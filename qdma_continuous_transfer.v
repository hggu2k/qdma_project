==> flow/design.v <==
module qdma_continuous_transfer (
    input wire clk,                            
    input wire rst,                            
    input wire drq,                 
    output reg hrq,                 
    input wire start_transfer,      
    output reg dack,                
    input [1:0] transfer_type,      
    input [2:0] src_module,         
    input [2:0] dest_module,        
    input [4:0] src_address,        
    input [4:0] dest_address,       
    output reg transfer_done        
);
reg [7:0] memory0 [0:31];
reg [7:0] memory1 [0:31];
reg [7:0] memory2 [0:31];
reg [7:0] memory3 [0:31];
reg [7:0] memory4 [0:31];
reg [7:0] memory5 [0:31];
reg [7:0] memory6 [0:31];
reg [7:0] memory7 [0:31];
reg [7:0] peripheral0 [0:31];
reg [7:0] peripheral1 [0:31];
reg [7:0] peripheral2 [0:31];
reg [7:0] peripheral3 [0:31];
reg [7:0] peripheral4 [0:31];
reg [7:0] peripheral5 [0:31];
reg [7:0] peripheral6 [0:31];
reg [7:0] peripheral7 [0:31];
parameter DELAY_CYCLES = 2;    
parameter FIFO_DEPTH = 8;      
reg [7:0] fifo [0:FIFO_DEPTH-1];
reg [3:0] fifo_wr_ptr, fifo_rd_ptr;
reg [3:0] fifo_count;
reg [4:0] src_addr, dest_addr;           
reg [2:0] state;                         
reg [1:0] delay_cycles_counter;          
parameter DMA_REQ = 3'b000, IDLE = 3'b001, READ = 3'b010, TRANSFER = 3'b011, DELAY = 3'b100, DONE = 3'b101;
initial begin
    fifo_wr_ptr = 0;
    fifo_rd_ptr = 0;
    fifo_count = 0;
    src_addr = 0;
    dest_addr = 0;
    state = DMA_REQ;
    delay_cycles_counter = 0;
    transfer_done = 0;
end
always @(posedge clk) begin
    if (rst) begin
        state <= DMA_REQ;
        src_addr <= 0;
        dest_addr <= 0;
        delay_cycles_counter <= 0;
        fifo_wr_ptr <= 0;
        fifo_rd_ptr <= 0;
        fifo_count <= 0;
        transfer_done <= 0;
    end else begin
        case(state)
            DMA_REQ: begin
                if (drq == 1'b1) begin
                        hrq <= 1'b1;
                        state <= IDLE;
                    end
                else begin
                    hrq <= 1'b0;
                end
            end
            IDLE: begin
                if (start_transfer) begin
                    dack <= 1'b1;
                    src_addr <= src_address;
                    dest_addr <= dest_address;
                    state <= READ;
                end
                else begin
                    dack <= 1'b0;
                end
            end
            READ: begin
                if(dack == 1'b1) begin
                    if (transfer_type == 2'b00) begin
                        case (src_module)
                            3'b000 : fifo[fifo_wr_ptr] <= memory0[src_addr]; 
                            3'b001 : fifo[fifo_wr_ptr] <= memory1[src_addr]; 
                            3'b010 : fifo[fifo_wr_ptr] <= memory2[src_addr]; 
                            3'b011 : fifo[fifo_wr_ptr] <= memory3[src_addr]; 
                            3'b100 : fifo[fifo_wr_ptr] <= memory4[src_addr]; 
                            3'b101 : fifo[fifo_wr_ptr] <= memory5[src_addr]; 
                            3'b110 : fifo[fifo_wr_ptr] <= memory6[src_addr]; 
                            3'b111 : fifo[fifo_wr_ptr] <= memory7[src_addr]; 
                        endcase
                    end else begin
                        case (src_module)
                            3'b000 : fifo[fifo_wr_ptr] <= peripheral0[src_addr]; 
                            3'b001 : fifo[fifo_wr_ptr] <= peripheral1[src_addr]; 
                            3'b010 : fifo[fifo_wr_ptr] <= peripheral2[src_addr]; 
                            3'b011 : fifo[fifo_wr_ptr] <= peripheral3[src_addr]; 
                            3'b100 : fifo[fifo_wr_ptr] <= peripheral4[src_addr]; 
                            3'b101 : fifo[fifo_wr_ptr] <= peripheral5[src_addr]; 
                            3'b110 : fifo[fifo_wr_ptr] <= peripheral6[src_addr]; 
                            3'b111 : fifo[fifo_wr_ptr] <= peripheral7[src_addr]; 
                        endcase
                    end
                end
                if (fifo_wr_ptr == FIFO_DEPTH - 1)    
                        fifo_wr_ptr <= 0;             
                    else
                        fifo_wr_ptr <= fifo_wr_ptr + 1;  
                fifo_count <= fifo_count + 1;    
                state <= TRANSFER;
            end
            TRANSFER: begin
                if (fifo_count > 0) begin
                        case (dest_module)
                            3'b000 : memory0[dest_addr] <= fifo[fifo_rd_ptr]; 
                            3'b001 : memory1[dest_addr] <= fifo[fifo_rd_ptr]; 
                            3'b010 : memory2[dest_addr] <= fifo[fifo_rd_ptr];
                            3'b011 : memory3[dest_addr] <= fifo[fifo_rd_ptr]; 
                            3'b100 : memory4[dest_addr] <= fifo[fifo_rd_ptr]; 
                            3'b101 : memory5[dest_addr] <= fifo[fifo_rd_ptr]; 
                            3'b110 : memory6[dest_addr] <= fifo[fifo_rd_ptr]; 
                            3'b111 : memory7[dest_addr] <= fifo[fifo_rd_ptr]; 
                        endcase
                    if (fifo_rd_ptr == FIFO_DEPTH - 1)     
                        fifo_rd_ptr <= 0;                 
                    else 
                        fifo_rd_ptr <= fifo_rd_ptr + 1;   
                    fifo_count <= fifo_count - 1;     
                    src_addr <= src_addr + 1;
                    dest_addr <= dest_addr + 1;
                    state <= DELAY;
                end else begin
                    state <= IDLE;
                end
            end
            DELAY: begin
                if (delay_cycles_counter < DELAY_CYCLES) begin
                    delay_cycles_counter <= delay_cycles_counter + 1;
                    state <= DELAY;
                end else begin
                    delay_cycles_counter <= 0;
                    state <= DONE;
                end
            end
            DONE: begin
                transfer_done <= 1'b1;
                state <= DONE;
            end
            default: state <= DMA_REQ;
        endcase
    end
end
endmodule
# From RTL to reports: qdma_continuous_transfer
# Tool output for the design above, in the order of the flow.
# Line numbers count from 1 in the design file above.
# Library cell names are shortened.
# The mark - stands for no value.
# setup
top	qdma_continuous_transfer
clock	clk
library	sky130hd
lib_corner	tt_025C_1v80

# Word level
# Yosys after proc, flatten, opt, wreduce and memory -nomap, before mapping. Memory bits, and registers merged into a memory's read port (data or address), are not among the register bits. Print and check cells are not counted. Equal cells are merged and count once.
# bits
register_bits	12
inputBits	22
out_inout_bits	3
wordCells	36
# op_classes
add_sub_neg	3
compare	2
equal	8
mux	10
logic	1
reduce_and_logical	6
# ops
operator	count
3-bit case mux with 6-bit select	1
3-bit 2-to-1 mux	3
2-bit AND reduction	4
4-bit case mux with 2-bit select	1
2-bit inequality test with constant B	3
3-bit by 2-bit == test with 1-bit output with constant B	2
3-bit == test with constant B	2
4-bit by 1-bit adder with 4-bit output with constant B	1
4-bit by 1-bit subtractor with 4-bit output with constant B	1
4-bit by 1-bit > comparator with 1-bit output with constant B	1
4-bit 2-to-1 mux	1
3-bit by 1-bit == test with 1-bit output with constant B	1
3-bit logical NOT	1
1-bit 2-to-1 mux	3
2-bit by 1-bit adder with 2-bit output with constant B	1
2-bit < comparator with constant B	1
2-bit nonzero test	1
2-bit 2-to-1 mux	1
1-bit inverter	1

# Depth
# Yosys ltp: most cells in a row. Word level: on the elaborated netlist, between registers, memories and ports. Mapped: between sequential cells and ports; inverters and the memories' decode and read muxes count.
# logic_depth
word_depth	3
ABC_AREA	0
depth_mapped	9
depth_no_buf	8

# Netlist
# Yosys stat after the flow's synthesis: flattened, memories mapped to cells. It holds for the ABC_AREA given above (unset counts as 0); a run with the other value may have another netlist.
# Totals and module areas in this step are rounded.
# synth_totals
cell_count	68
yosys_area_um2	596
seq_area_um2	260
flip_flops	12
buffers	4
# types
cell	count	type_area_um2
dfxtp_1	10	200.192
edfxtp_1	2	60.058
a21oi_1	6	30.029
nor2_1	8	30.029
nand2_1	6	22.522
xnor2_1	2	17.517
o211ai_1	2	15.014
o21ai_0	3	15.014
nor2b_4	1	13.763
or4b_4	1	13.763
ha_1	1	12.512
nand2b_1	2	12.512
o22ai_1	2	12.512
or3_1	2	12.512
mux2_2	1	11.261
buf_2	2	10.01
nor3_1	2	10.01
a21oi_2	1	8.758
# Other cell types: 13; their cells: 14.

# Path before layout
# OpenSTA on the mapped netlist: ideal clock, no wires. The path of least setup slack (recovery checks aside). Input and output delay are each 20% of the period. Register names are those of the netlist, which keeps one name where synthesis merged equal registers.
# synth_path
kind	flip-flop to flip-flop
from	reg state[1]
to	reg fifo_count[2]
tclk_ns	2.48
setup_time_ns	0.067
t_first_pin_ns	0.000
arrival_ns	1.651
t_required_ns	2.413
setup_slack_ns	0.762
delay_ns	1.718
driving_pins	10
n_path_buf	1
synth_period_reached_ns	1.718
# "delay_ns" = arrival - input delay + setup time.
# "driving_pins": output pins that drive a net of the path, with the launching flip-flop's if there is one; two outputs of one cell count as two.
# "synth_period_reached_ns" = period - worst setup slack (recovery checks aside). The figure is calculated, with input and output delays left at 20% of the set period.
# Between the ends stands the longest chain of elaborated cells between them, by number of cells; it is not shown to be the way that was timed. Of several equally long chains one is given.
# Each line given opens the expression or statement behind the cell; cells for indexed reads and writes are added by Yosys, which also makes memories of some case tables.
# At most two assigning lines are given for a register; there are more.
# synth_via
cell_sequence	dfxtp_1 -> buf_4 -> nor2b_4 -> nand2_1 -> xnor2_1 -> ha_1 -> o21ai_0 -> o211ai_1 -> or3_1 -> a21oi_2
elab_chain_len	3
cells_between	6
lines_between	1
cone_classes	eq/ne (3); mux (1); reduce/logical (2)
# synth_rtl
item	line	source
from (decl)	37	reg [2:0] state;
from (assign)	52	state <= DMA_REQ;
from (assign)	65	state <= IDLE;
3-bit by 2-bit == test with 1-bit output	61	case(state)
2-bit nonzero test	-
2-bit AND reduction	-
to (assign)	112	fifo_count <= fifo_count + 1;
to (assign)	131	fifo_count <= fifo_count - 1;
to (decl)	35	reg [3:0] fifo_count;

# Timing after layout
# Path of least setup slack in the final report of entry A (OpenROAD, finished layout, wires in). Where an end is a register, its clock arrival counts in the times.
# layout_path
kind	flip-flop to flip-flop
from	reg state[1]
to	reg fifo_count[2]
tclk_ns	2.67
setup_time_ns	0.06
t_first_pin_ns	0.28
arrival_ns	2.20
t_required_ns	2.88
setup_slack_ns	0.69
driving_pins	9
n_path_buf	0
# Between the ends stands the longest chain of elaborated cells between them, by number of cells; it is not shown to be the way that was timed. Of several equally long chains one is given.
# At most two assigning lines are given for a register; there are more.
# layout_via
cell_sequence	dfxtp_1 -> nor2b_4 -> nand2_1 -> xnor2_1 -> ha_1 -> o21ai_0 -> o211ai_1 -> or3_1 -> a21oi_2
elab_chain_len	3
cells_between	6
lines_between	1
cone_classes	eq/ne (3); mux (1); reduce/logical (2)
# layout_rtl
item	line	source
from (decl)	37	reg [2:0] state;
from (assign)	52	state <= DMA_REQ;
from (assign)	65	state <= IDLE;
3-bit by 2-bit == test with 1-bit output	61	case(state)
2-bit nonzero test	-
2-bit AND reduction	-
to (assign)	112	fifo_count <= fifo_count + 1;
to (assign)	131	fifo_count <= fifo_count - 1;
to (decl)	35	reg [3:0] fifo_count;

# Stored flow runs of qdma_continuous_transfer (2 of them; Yosys, OpenROAD, sky130hd). They differ in their settings and are not a sequence. Constraints: input delay and output delay 20% of the set period each, output load 0.01 pF.
# "worstPathTime_ns" is the time allowed to the run's worst setup path (the clock period less input and output delay, where it has them) less its slack. Clock arrival times count: a late capture clock shortens it, a late launch clock lengthens it.
# "power_uw": no workload was simulated; the value follows from the tool's default switching activity.
# Results are given in rounded form.
# Among the settings, - means not set for that run.
# A result given as - is not shown for that run.
stored run	period_ns	CORE_UTILIZATION	PLACE_DENSITY_LB_ADDON	CELL_PAD_IN_SITES_GLOBAL_PLACEMENT	ABC_AREA	CTS_CLUSTER_DIAMETER	CAP_MARGIN	CORE_MARGIN	SLEW_MARGIN	CORE_ASPECT_RATIO	CELL_PAD_IN_SITES_DETAIL_PLACEMENT	MIN_ROUTING_LAYER	final_die_area_um2	stdcell_area_um2	worstPathTime_ns	timing.worst_path_kind	synth_area_um2	ws_setup_ns	ws_hold_ns	setupTns_ns	power_uw
entry A	2.67	20	0.21	3	0	262	20	2	20	-	-	-	3430	707	1.98	flip-flop to flip-flop	596	0.688	0.472	0.000	417
entry B	1.98	46	0.25	2	0	141	20	5	20	0.54	0	met2	-	-	-	-	-	-	-	-	-
# Entry B: not finished: floorplanning ended with error PDN-0185
